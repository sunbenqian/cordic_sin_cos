==> flow/design.v <==
module cordic_sin_cos(
    input       wire        clk,
    input       wire        rst_n,
    input       wire        clk_vld,
    input       wire        soft_rst,
    input       wire        trig,
    output      reg         vld,
    input       wire  [9:0] a,
    output      reg  signed [12:0]  cosa3_latch,
    output      reg  signed [12:0]  sina3_latch
);
reg                     [3:0]               cnt;
reg                                         vld_pre;
reg                     [8:0]               a2;
reg         signed      [16:0]              tmp1;
reg         signed      [16:0]              tmp2;
reg         signed      [15:0]              ar;
reg                     [13:0]              tt; 
reg         signed      [16:0]              cosa;
reg         signed      [16:0]              sina;
wire        signed      [13:0]              cosa_tmp;
wire        signed      [13:0]              sina_tmp;
wire        signed      [12:0]              cosa2;
wire        signed      [12:0]              sina2;
reg         signed      [12:0]              cosa3;
reg         signed      [12:0]              sina3;
always @ (posedge clk or negedge rst_n)
begin
    if (!rst_n)
        cnt <= 4'd0;
    else if (soft_rst)
        cnt <= 4'd0;
    else if (clk_vld)
        begin
            if (trig)
                cnt <= 4'd1;
            else if ((cnt > 4'd0) & (cnt < 4'd14))
                cnt <= cnt + 4'd1;
            else 
                cnt <= 4'd0;
        end
end
always @ (posedge clk or negedge rst_n)
begin
   if (!rst_n)
        vld_pre <= 1'b0;
    else if (soft_rst)
        vld_pre <= 1'b0;
    else if (clk_vld)
        vld_pre <= (cnt == 4'd14);
end
always @ (posedge clk or negedge rst_n)
begin
    if (!rst_n)
        vld <= 1'b0;
    else if (soft_rst)
        vld <= 1'b0;
    else if (clk_vld)
        vld <= vld_pre;
end
always @ (posedge clk or negedge rst_n)
begin
    if (!rst_n)
    begin
        cosa3_latch <= {1'b0,1'b1,11'd0};
        sina3_latch <= 13'd0;
    end
    else if (soft_rst)
    begin
        cosa3_latch <= {1'b0,1'b1,11'd0};
        sina3_latch <= 13'd0;  
    end
    else if (clk_vld & vld_pre)
    begin
        cosa3_latch <= cosa3;
        sina3_latch <= sina3;
    end
end
always @ (*)
begin
    if (a < 10'd256)
        a2 = a;
    else if ((a >= 10'd256) & (a < 10'd512))
        a2 = 11'd512 - a;
    else if ((a >= 10'd512) & (a < 10'd768))
        a2 = a - 11'd512;
    else
        a2 = 11'd1024 - a;
end
always @ (*)
begin
    case (cnt)
            4'd1 : 
            begin
                tmp1 = sina;
                tmp2 = cosa;
            end
            4'd2 :
            begin
                tmp1 = sina >>> 1;
                tmp2 = cosa >>> 1;
            end
            4'd3 :
            begin
                tmp1 = sina >>> 2;
                tmp2 = cosa >>> 2;
            end
            4'd4 :
            begin
                tmp1 = sina >>> 3;
                tmp2 = cosa >>> 3;
            end
            4'd5 :
            begin
                tmp1 = sina >>> 4;
                tmp2 = cosa >>> 4;
            end
            4'd6 :
            begin
                tmp1 = sina >>> 5;
                tmp2 = cosa >>> 5;
            end
            4'd7 :
            begin
                tmp1 = sina >>> 6;
                tmp2 = cosa >>> 6;
            end
            4'd8 :
            begin
                tmp1 = sina >>> 7;
                tmp2 = cosa >>> 7;
            end
            4'd9 :
            begin
                tmp1 = sina >>> 8;
                tmp2 = cosa >>> 8;
            end
            4'd10 :
            begin
                tmp1 = sina >>> 9;
                tmp2 = cosa >>> 9;
            end
            4'd11 :
            begin
                tmp1 = sina >>> 10;
                tmp2 = cosa >>> 10;
            end
            4'd12 :
            begin
                tmp1 = sina >>> 11;
                tmp2 = cosa >>> 11;
            end
            4'd13 :
            begin
                tmp1 = sina >>> 12;
                tmp2 = cosa >>> 12;
            end
            4'd14 :
            begin
                tmp1 = sina >>> 13;
                tmp2 = cosa >>> 13;
            end
            default :
            begin
                tmp1 = 17'd0;
                tmp2 = 17'd0;
            end
    endcase
end
always @ (posedge clk or negedge rst_n)
begin
    if (!rst_n)
        begin
            cosa <= 17'd19898;
            sina <= 17'd0;
        end
    else if (soft_rst)
        begin
            cosa <= 17'd19898;
            sina <= 17'd0;
        end
    else if (clk_vld)
        begin
            if (cnt == 4'd0)
            begin
                cosa <= 17'd19898;
                sina <= 17'd0;
            end
            else 
            begin
                if (ar >= 0)
                begin
                    cosa <= cosa - tmp1;
                    sina <= sina + tmp2;
                end
                else 
                begin
                    cosa <= cosa + tmp1;
                    sina <= sina - tmp2;
                end
            end
        end
end
always @ (posedge clk or negedge rst_n)
begin
    if (!rst_n)
        ar <= 16'd0;
    else if (soft_rst)
        ar <= 16'd0;
    else if (clk_vld)
        begin
            if (cnt == 4'd0)
                ar <= {1'b0,a2,6'd0};
            else 
            begin
                if (ar >= 0)
                    ar <= ar - signed'({1'b0,tt});
                else 
                    ar <= ar + signed'({1'b0,tt});
            end
        end
end
always @ (*)
begin
    case (cnt)
            4'd0 : tt = 14'd0;
            4'd1 : tt = 14'd8192;
            4'd2 : tt = 14'd4836;
            4'd3 : tt = 14'd2555;
            4'd4 : tt = 14'd1297;
            4'd5 : tt = 14'd651;
            4'd6 : tt = 14'd326;
            4'd7 : tt = 14'd163;
            4'd8 : tt = 14'd81;
            4'd9 : tt = 14'd41;
            4'd10 : tt = 14'd20;
            4'd11 : tt = 14'd10;
            4'd12 : tt = 14'd5;
            4'd13 : tt = 14'd3;
            4'd14 : tt = 14'd1;
            default : tt = 14'd0;
    endcase
end 
assign cosa_tmp = (cosa >>> 3) + signed'(14'd1);
assign sina_tmp = (sina >>> 3) + signed'(14'd1);
assign cosa2 = cosa_tmp >>> 1;
assign sina2 = sina_tmp >>> 1;
always @ (*)
begin
    if (a < 10'd256)
        begin
            cosa3 = cosa2;
            sina3 = sina2;
        end
    else if ((a >= 10'd256) & (a < 10'd512))
        begin
            cosa3 = -cosa2;
            sina3 = sina2;
        end
    else if ((a >= 10'd512) & (a < 10'd768))
        begin
            cosa3 = -cosa2;
            sina3 = -sina2;
        end
    else 
        begin
            cosa3 = cosa2;
            sina3 = -sina2;
        end 
end
endmodule 
**From RTL to reports: cordic_sin_cos**

The steps from the RTL of cordic_sin_cos to its reports follow in flow order.
Line numbers count from 1 in the design file above.
Library cell names are shortened.
Not given: -

- Top: cordic_sin_cos
- Clock: clk
- Library: sky130hd
- Timing corner: tt_025C_1v80

**Word level**

Source: Yosys, flattened and elaborated, memories not mapped. Widths are those after wreduce. Registers that Yosys merges into a memory's read port (data or address) are not register bits. Print and check cells do not count.
Memory sizes are those after Yosys's memory passes, which may raise the word count (mostly to a power of two), join words into wider ones and drop unused or constant bits.

- Bits in registers: 82
- ROM bits: 224
- Memories kept: 1
- Output and inout port bits: 27
- Word-level cells: 86

- $add $sub $neg: 14
- $lt $le $gt $ge: 8
- Eq/ne operators: 14
- Multiplexer cells: 34
- Bitwise operators: 4
- Reduce/logical cells: 3

Memories:

| name | depth | width | rd ports | write ports | line | RTL |
|---|---|---|---|---|---|---|
| (no name shown) | 16 | 14 | 1 | 0 | 225 | `case (cnt)` |

Operators with widths:

| cell | count |
|---|---|
| 17-bit case mux with 14-bit select | 2 |
| 17-bit two-way mux | 8 |
| 13-bit two-way mux | 9 |
| 16-bit two-way mux | 4 |
| 17-bit adder | 2 |
| 17-bit subtractor | 2 |
| 14-bit by 2-bit adder with 14-bit output with constant B | 2 |
| 4-bit == test with constant B | 7 |
| 9-bit two-way mux | 3 |
| 13-bit negation | 2 |
| 10-bit < comparator with constant B | 2 |
| 1-bit by 9-bit subtractor with 9-bit output with constant A | 2 |
| 16-bit by 1-bit greater-or-equal comparator with 1-bit output with constant B | 1 |
| 16-bit by 15-bit adder with 16-bit output | 1 |
| 16-bit by 15-bit subtractor with 16-bit output | 1 |
| 4-bit by 3-bit == test with 1-bit output with constant B | 4 |
| 4-bit two-way mux | 4 |
| 10-bit greater-or-equal comparator with constant B | 1 |
| 10-bit by 9-bit greater-or-equal comparator with 1-bit output with constant B | 1 |
| 10-bit by 9-bit < comparator with 1-bit output with constant B | 1 |
| 9-bit by 1-bit subtractor with 9-bit output with constant B | 1 |
| 4-bit by 2-bit == test with 1-bit output with constant B | 2 |
| 1-bit bitwise AND | 4 |
| 2-bit nonzero test | 2 |
| 4-bit by 1-bit adder with 4-bit output with constant B | 1 |
| 4-bit by 1-bit greater-than comparator with 1-bit output with constant B | 1 |
| 4-bit by 1-bit == test with 1-bit output with constant B | 1 |
| 4-bit < comparator with constant B | 1 |

Other operator kinds: 2; their cells: 5.

**Logic depth**

Depth = most cells in a row (Yosys ltp): at word level without a register or memory, in the mapped netlist without a sequential cell, where the memories' decode and read muxes count.

- Depth in word-level cells: 8
- ABC_AREA: 0
- Mapped depth: 26

**After synthesis**

Yosys stat after the flow's synthesis: flattened, memories mapped to cells. It holds for the ABC_AREA given above (unset counts as 0); a run with the other value may have another netlist.

Cell types:

| type | count | area in all (um^2) |
|---|---|---|
| dfrtp_1 | 72 | 1.8E+03 |
| ha_1 | 63 | 788.256 |
| xnor2_1 | 67 | 586.813 |
| xor2_1 | 57 | 499.229 |
| nand2_1 | 132 | 495.475 |
| a21oi_1 | 85 | 425.408 |
| o21ai_0 | 84 | 420.403 |
| nor2_1 | 85 | 319.056 |
| a22oi_1 | 39 | 292.781 |
| a22o_1 | 32 | 280.269 |
| clkbuf_1 | 72 | 270.259 |
| dfstp_2 | 10 | 262.752 |
| mux2i_1 | 24 | 240.23 |
| nand3_1 | 41 | 205.197 |
| nor2b_1 | 20 | 125.12 |
| buf_6 | 11 | 123.869 |
| inv_1 | 33 | 123.869 |
| nand2b_1 | 19 | 118.864 |

Other cell types: 66; their cells: 317.

- Standard cells after synthesis: 1263
- Cell area after synthesis: 9824.4 um^2
- Sequential area: 2064.5 um^2
- Flip-flop cells: 82

**Path before layout**

Source: OpenSTA report_checks on the synthesized netlist (no wires, ideal clock, input and output delay 20% of the period each), path of least setup slack; recovery checks are left aside. Register names are those of the netlist, which keeps one name where synthesis merged equal registers.

- Kind: register to register
- From: reg cnt[0]
- To: reg sina[16]
- Clock period: 5.34 ns
- Library setup time: 0.077 ns
- Launch time at the first pin: 0.000 ns
- Arrival: 5.080 ns
- Path slack: 0.183 ns
- Delay of the path: 5.157 ns
- Driving pins on the path: 25
- Synthesis period reached: 5.157 ns

"delay of the path" is the arrival time less input delay plus setup time.
"driving pins on the path" counts driving pins, that of a launching flip-flop among them; a cell with two outputs on the path counts twice.
"synthesis period reached" is the clock period less the worst setup slack; recovery checks do not enter. This is arithmetic on one report: input and output delays are still those of the set period (20% each).
The rows between start and end are the longest chain of elaborated cells between them; the timing report does not say that the signal goes this way. Where chains are equally long, one stands for them.
A line is the first line of the expression or statement that the cell stems from. Yosys adds cells for indexed reads and writes and turns some case tables into memories.
At most two assigning lines are given for a register; there are more.

- Cells stage by stage: dfrtp_1 clkbuf_1 inv_1 ha_1 buf_2 buf_6 buf_6 clkbuf_1 a22oi_1 o221ai_1 a222oi_1 nor2b_1 nand3_1 o21ai_0 xnor2_1 ha_1 or2_2 a21oi_1 a211oi_1 o31ai_1 a21oi_1 o22ai_1 xor3_1 or3_1 o21ai_1
- Cells in the longest elaborated chain: 7
- Elaborated cells on any way between the ends: 22

Ends and longest elaborated chain, after synthesis:

| item | line | RTL |
|---|---|---|
| from (decl) | 12 | `reg                     [3:0]               cnt;` |
| from (assign) | 30 | `cnt <= 4'd0;` |
| from (assign) | 38 | `cnt <= cnt + 4'd1;` |
| 4-bit == test | 92 | `case (cnt)` |
| 17-bit case mux with 14-bit select | 92 |  |
| 17-bit subtractor | 199 | `sina <= sina - tmp2;` |
| 17-bit two-way mux | 191 | `if (ar >= 0)` |
| 17-bit two-way mux | 184 | `if (cnt == 4'd0)` |
| 17-bit two-way mux | 182 | `else if (clk_vld)` |
| 17-bit two-way mux | 177 | `else if (soft_rst)` |
| to (assign) | 194 | `sina <= sina + tmp2;` |
| to (assign) | 199 |  |
| to (decl) | 20 | `reg         signed      [16:0]              sina;` |

**Timing after layout**

From the final timing report of record 1: the path of least setup slack in the routed layout; clock arrival at registers is part of the times.

- Kind: register to register
- From: reg cnt[2]
- To: reg sina[16]
- Clock period: 10.8 ns
- Library setup time: 0.07 ns
- Launch time at the first pin: 0.36 ns
- Arrival: 6.01 ns
- Path slack: 5.08 ns
- Driving pins on the path: 18

The rows between start and end are the longest chain of elaborated cells between them; the timing report does not say that the signal goes this way. Where chains are equally long, one stands for them.
At most two assigning lines are given for a register; there are more.

- Cells stage by stage: dfrtp_2 buf_4 nor2b_1 a22o_1 a222oi_1 ha_1 nand2b_1 xnor2_1 ha_1 nor2b_1 o31ai_1 a211oi_1 o31ai_1 a21oi_1 o22ai_1 xor3_1 or3_1 o21ai_1
- Cells in the longest elaborated chain: 7
- Elaborated cells on any way between the ends: 22

Ends and longest elaborated chain, after layout:

| item | line | RTL |
|---|---|---|
| from (decl) | 12 | `reg                     [3:0]               cnt;` |
| from (assign) | 30 | `cnt <= 4'd0;` |
| from (assign) | 38 | `cnt <= cnt + 4'd1;` |
| 4-bit == test | 92 | `case (cnt)` |
| 17-bit case mux with 14-bit select | 92 |  |
| 17-bit subtractor | 199 | `sina <= sina - tmp2;` |
| 17-bit two-way mux | 191 | `if (ar >= 0)` |
| 17-bit two-way mux | 184 | `if (cnt == 4'd0)` |
| 17-bit two-way mux | 182 | `else if (clk_vld)` |
| 17-bit two-way mux | 177 | `else if (soft_rst)` |
| to (assign) | 194 | `sina <= sina + tmp2;` |
| to (assign) | 199 |  |
| to (decl) | 20 | `reg         signed      [16:0]              sina;` |

# Flow runs of cordic_sin_cos

Measured results for cordic_sin_cos: 2 stored runs of the Yosys and OpenROAD flow on sky130hd. The settings differ; the order carries no meaning. The constraints put input and output delay at 20% of the set period each and load the outputs with 0.01 pF.
By "achieved clock period" is meant the clock period of the run minus its worst setup slack. This is arithmetic on one report: input and output delays are still those of the set period (20% each).
"critical setup path time" is the time allowed to the run's worst setup path (the clock period less input and output delay, where it has them) less its slack. Clock arrival times count: a late capture clock shortens it, a late launch clock lengthens it.
"overall power" is the tool's figure for a default switching activity; nothing was simulated.
Among the settings, . means not set for that run.

| setting or result | record 1 | record 2 |
|---|---|---|
| period_ns | 10.8 | 6.34 |
| CORE_UTILIZATION | 70 | 40 |
| CORE_ASPECT_RATIO | 0.75 | . |
| CORE_MARGIN | 7 | 2 |
| CELL_PAD_IN_SITES_GLOBAL_PLACEMENT | 0 | . |
| GPL_TIMING_DRIVEN | 1 | . |
| GPL_ROUTABILITY_DRIVEN | 1 | . |
| CTS_CLUSTER_DIAMETER | 241 | . |
| MIN_ROUTING_LAYER | met1 | . |
| CAP_MARGIN | 20 | 20 |
| SLEW_MARGIN | 20 | 20 |
| SETUP_SLACK_MARGIN | . | -0.38 |
| area of the synthesized netlist (um^2) | 9824.4 | 9824.4 |
| total die area (um^2) | 17581.9 | 25830.9 |
| standard-cell area after layout (um^2) | 10395.0 | 10613.9 |
| post-layout utilization | 0.759 | 0.438 |
| smallest setup slack (ns) | 5.079 | 0.764 |
| total negative slack (ns) | 0.000 | 0.000 |
| smallest hold slack (ns) | 0.479 | 0.486 |
| overall power (uW) | 858.8 | 1424 |
| achieved clock period (ns) | 5.721 | 5.576 |
| critical setup path time (ns) | 5.72 | 5.58 |
| kind of the worst setup path | register to register | register to register |
